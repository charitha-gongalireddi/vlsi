==> flow/design.v <==
module sync_fifo #(parameter DEPTH=8, parameter WIDTH=8)(
	input clk,rstn,  
	input wr_en,rd_en,  
	input [WIDTH-1:0] wdata,  
	output reg [WIDTH-1:0] rdata,  
	output reg full,empty);    
	reg [$clog2 (DEPTH)-1:0] wptr;    
	reg [$clog2 (DEPTH)-1:0] rptr;    
	reg [WIDTH-1:0] fifo_mem [0:DEPTH-1];   
	always @(posedge clk) begin
		if (!rstn) wptr<=0;
		else begin
			if (wr_en & !full) begin
				fifo_mem[wptr] <= wdata;
				wptr <= wptr+1;
			end
		end
	end
	always @(posedge clk) begin
		if (!rstn) rptr<=0;
		else begin
			if (rd_en & !empty) begin
				rdata <= fifo_mem[rptr];
				rptr <= rptr+1;
			end
		end
	end
	assign full = (wptr+1 == rptr);
	assign empty = (wptr == rptr);
endmodule
# Tool chain data of sync_fifo
# The steps from the RTL of sync_fifo to its reports follow in flow order.
# Lines are those of the file above, counted from 1.
# Operators carry their Yosys type and port widths (W data, S select, Z words).
# Cell names lack the library's common part.
# The mark n/a stands for no value.
dict set report design {
  top {sync_fifo}
  clock {clk}
  lib {sky130hd}
  lib_corner {tt_025C_1v80}
}

# Elaborated design
# Yosys after proc, flatten, opt, wreduce and memory -nomap, before mapping. Enables and synchronous resets that opt folds into registers are not counted as muxes. Memory bits, and registers merged into a memory's read port (data or address), are not among the register bits. Print and check cells are not counted. Equal cells are merged and count once.
# Yosys's memory passes give these memory sizes; they may raise the number of words (mostly to a power of two), join words into wider ones and drop unused or constant bits.
dict set report bits {
  word_cells 18
  out_inout_bits 10
  ram_bits 64
  register_bits 6
  input_bits 12
  clocked_rd_ports_x_width 8
  n_memories 1
}
dict set report op_classes {
  reduce_and_logical 3
  n_addsub 2
  mux 6
  eq_ne 2
  bitwise 2
}
# name size width rd wr line
set mem_list {}
lappend mem_list {fifo_mem 8 8 1 1 9} ;# reg [WIDTH-1:0] fifo_mem [0:DEPTH-1];
# cell n
set ops {}
lappend ops {{$mux W8} 2}
lappend ops {{$mux W3} 2}
lappend ops {{$add A3 B1 Y4 const B} 1}
lappend ops {{$eq A4 B3 Y1} 1}
lappend ops {{$add A3 B1 Y3 const B} 1}
lappend ops {{$eq A3 B3 Y1} 1}
lappend ops {{$and A1 B1 Y1} 2}
lappend ops {{$logic_not A1 Y1} 2}
lappend ops {{$reduce_and A2 Y1} 1}
lappend ops {{$mux W1} 2}

# Logic depth
# Depth = most cells in a row (Yosys ltp): at word level without a register or memory, in the mapped netlist without a sequential cell, where the memories' decode and read muxes count.
dict set report logic_depth {
  ltp_word 6
  ABC_AREA 0
  depth_mapped 5
  ltp_nobuf 5
}

# Synthesis result
# The flow's flattened synthesis, as Yosys stat reports it; memories are mapped. The netlist is that of the ABC_AREA named above (0 if unset); the other value can give another one.
dict set report mapped {
  synth_area_um2 3139.3
  buffers 7
  stdcells 164
  sequential_area_um2 2282.2
  flip_flops 78
}
# type n area_total_um2
set types {}
lappend types {edfxtp_1 72 2.16E+03}
lappend types {mux4_2 16 360.346}
lappend types {dfxtp_1 6 120.115}
lappend types {mux2_2 8 90.086}
lappend types {xor2_1 6 52.55}
lappend types {a211oi_1 4 30.029}
lappend types {ha_1 2 25.024}
lappend types {nor3_1 5 25.024}
lappend types {buf_6 2 22.522}
lappend types {nand2_1 6 22.522}
lappend types {mux2i_1 2 20.019}
lappend types {nand2b_1 3 18.768}
lappend types {nor4_1 3 18.768}
lappend types {xor2_2 1 16.266}
lappend types {nand3b_1 2 15.014}
lappend types {nor2_1 4 15.014}
lappend types {o21ai_0 3 15.014}
lappend types {nor2b_1 2 12.512}
# Other cell types: 12; their cells: 17.

# Timing after synthesis
# OpenSTA on the mapped netlist: ideal clock, no wires. The path of least setup slack (recovery checks aside). Input and output delay are each 20% of the period. Register names are those of the netlist, which keeps one name where synthesis merged equal registers.
dict set report synth_timing {
  path_type {in2reg}
  from {input port rstn}
  to {memory fifo_mem[1][0]}
  path_buffers 1
  delay_ns 1.722
  tclk_ns 3.59
  slack_ns 1.151
  arrival_ns 2.045
  in_delay_ns 0.718
  required_time_ns 3.195
  driving_pins 3
  setup_ns 0.395
  launch_ns 0.718
  period_less_setup_slack_ns 2.439
}
# "delay_ns" = arrival - input delay + setup time.
# "driving_pins" counts driving pins, that of a launching flip-flop among them; a cell with two outputs on the path counts twice.
# "period_less_setup_slack_ns" is the clock period less the worst setup slack; recovery checks do not enter. This is arithmetic on one report: input and output delays are still those of the set period (20% each).
# Between the ends stands the longest chain of elaborated cells between them, by number of cells; it is not shown to be the way that was timed. Of several equally long chains one is given.
# Each line given opens the expression or statement behind the cell; cells for indexed reads and writes are added by Yosys, which also makes memories of some case tables.
# The path ends at the enable pin of a flip-flop; only ways to that pin are counted.
dict set report synth_between {
  path_cell_list {clkbuf_1 nand3_1 nor4_1}
  elab_chain_cells 1
  cells_between 2
  cone_lines 1
  cone_classes {mux (2)}
}
# element line
set synth_lines {}
lappend synth_lines {{start, declared} 2} ;# input clk,rstn,
lappend synth_lines {{$mux W3} 11} ;# if (!rstn) wptr<=0;
lappend synth_lines {{end, declared} 9} ;# reg [WIDTH-1:0] fifo_mem [0:DEPTH-1];

# Worst path after layout
# Path of least setup slack in the final report of stored run 1 (OpenROAD, finished layout, wires in). Where an end is a register, its clock arrival counts in the times.
dict set report layout_timing {
  path_type {in2reg}
  from {input port rstn}
  to {memory fifo_mem[7][4]}
  in_delay_ns 0.56
  driving_pins 5
  path_buffers 3
  launch_ns 0.56
  tclk_ns 2.79
  required_time_ns 2.84
  slack_ns 0.15
  setup_ns 0.28
  arrival_ns 2.69
}
# Between the ends stands the longest chain of elaborated cells between them, by number of cells; it is not shown to be the way that was timed. Of several equally long chains one is given.
# The path ends at the enable pin of a flip-flop; only ways to that pin are counted.
dict set report layout_between {
  path_cell_list {clkdlybuf4s50_1 clkbuf_1 nand3_1 a211oi_2 buf_4}
  elab_chain_cells 1
  cells_between 2
  cone_lines 1
  cone_classes {mux (2)}
}
# element line
set layout_lines {}
lappend layout_lines {{start, declared} 2} ;# input clk,rstn,
lappend layout_lines {{$mux W3} 11} ;# if (!rstn) wptr<=0;
lappend layout_lines {{end, declared} 9} ;# reg [WIDTH-1:0] fifo_mem [0:DEPTH-1];

Top module sync_fifo; platform sky130hd; tools Yosys and OpenROAD; 2 stored runs in no particular order. Input and output delays are each 20% of the period that was set; the output load is 0.01 pF.
"achieved_period_ns" means the clock period less the worst setup slack. The figure is calculated, with input and output delays left at 20% of the set period.
"worst_path_time_ns" means the part of the period allowed to the worst setup path (the constraints hold back 20% at inputs and 20% at outputs) less its slack; where the path has registers, the arrival times of their clocks count too.

# stored run 1
==> flow/run.sh <==
#!/bin/bash
# the make line also repeats the synthesis and layout settings of config.mk as NAME=value (left out here)
make -C /OpenROAD-flow-scripts/flow DESIGN_CONFIG=/design/flow/config.mk WORK_HOME=/design/flow/orfs CLKGATE_MAP_FILE= finish
==> flow/config.mk <==
export PLATFORM = sky130hd
export DESIGN_NAME = sync_fifo
export DESIGN_NICKNAME = sync_fifo
export VERILOG_FILES = /design/flow/design.v
export SDC_FILE = /design/flow/constraint.sdc
export NUM_CORES = 4
export LEC_CHECK = 0
export CAP_MARGIN = 20
export CELL_PAD_IN_SITES_DETAIL_PLACEMENT = 1
export CORE_MARGIN = 7
export CORE_UTILIZATION = 56
export CTS_CLUSTER_SIZE = 44
export GPL_TIMING_DRIVEN = 0
export HOLD_SLACK_MARGIN = 0.04
export PLACE_DENSITY_LB_ADDON = 0.23
export SETUP_SLACK_MARGIN = 0.02
export SLEW_MARGIN = 20
==> flow/constraint.sdc <==
create_clock -name core_clock -period 2.79 [get_ports {clk}]
set_input_delay 0.5580 -clock core_clock [delete_from_list [all_inputs] [get_ports {clk}]]
set_output_delay 0.5580 -clock core_clock [all_outputs]
set_load 0.01 [all_outputs]

==> stored run 1: results <==
worst_path_time_ns=2.08
critical_path_kind="in2reg"
fin_ws_ns=0.149
hold_worst_slack_ns=0.542
synthesis_area_um2=3139.3
stdcell_area_um2=3798.6
achieved_period_ns=2.641
utilization_pct=69.8
final_die_area_um2=7897.9

# stored run 2
==> flow/run.sh <==
#!/bin/bash
# the make line also repeats the synthesis and layout settings of config.mk as NAME=value (left out here)
make -C /OpenROAD-flow-scripts/flow DESIGN_CONFIG=/design/flow/config.mk WORK_HOME=/design/flow/orfs CLKGATE_MAP_FILE= finish
==> flow/config.mk <==
export PLATFORM = sky130hd
export DESIGN_NAME = sync_fifo
export DESIGN_NICKNAME = sync_fifo
export VERILOG_FILES = /design/flow/design.v
export SDC_FILE = /design/flow/constraint.sdc
export NUM_CORES = 4
export LEC_CHECK = 0
export CAP_MARGIN = 5
export CELL_PAD_IN_SITES_GLOBAL_PLACEMENT = 1
export CORE_ASPECT_RATIO = 1.05
export CORE_MARGIN = 2
export CORE_UTILIZATION = 47
export HOLD_SLACK_MARGIN = 0.2
export PLACE_DENSITY_LB_ADDON = 0.2
export SETUP_SLACK_MARGIN = 0.35
export SLEW_MARGIN = 20
==> flow/constraint.sdc <==
create_clock -name core_clock -period 1.58 [get_ports {clk}]
set_input_delay 0.3160 -clock core_clock [delete_from_list [all_inputs] [get_ports {clk}]]
set_output_delay 0.3160 -clock core_clock [all_outputs]
set_load 0.01 [all_outputs]

==> stored run 2: results <==
worst_path_time_ns=1.57
critical_path_kind="reg2out"
fin_ws_ns=-0.301
hold_worst_slack_ns=0.634
synthesis_area_um2=3139.3
stdcell_area_um2=4463.0
achieved_period_ns=1.881
utilization_pct=69.1
final_die_area_um2=7349.1
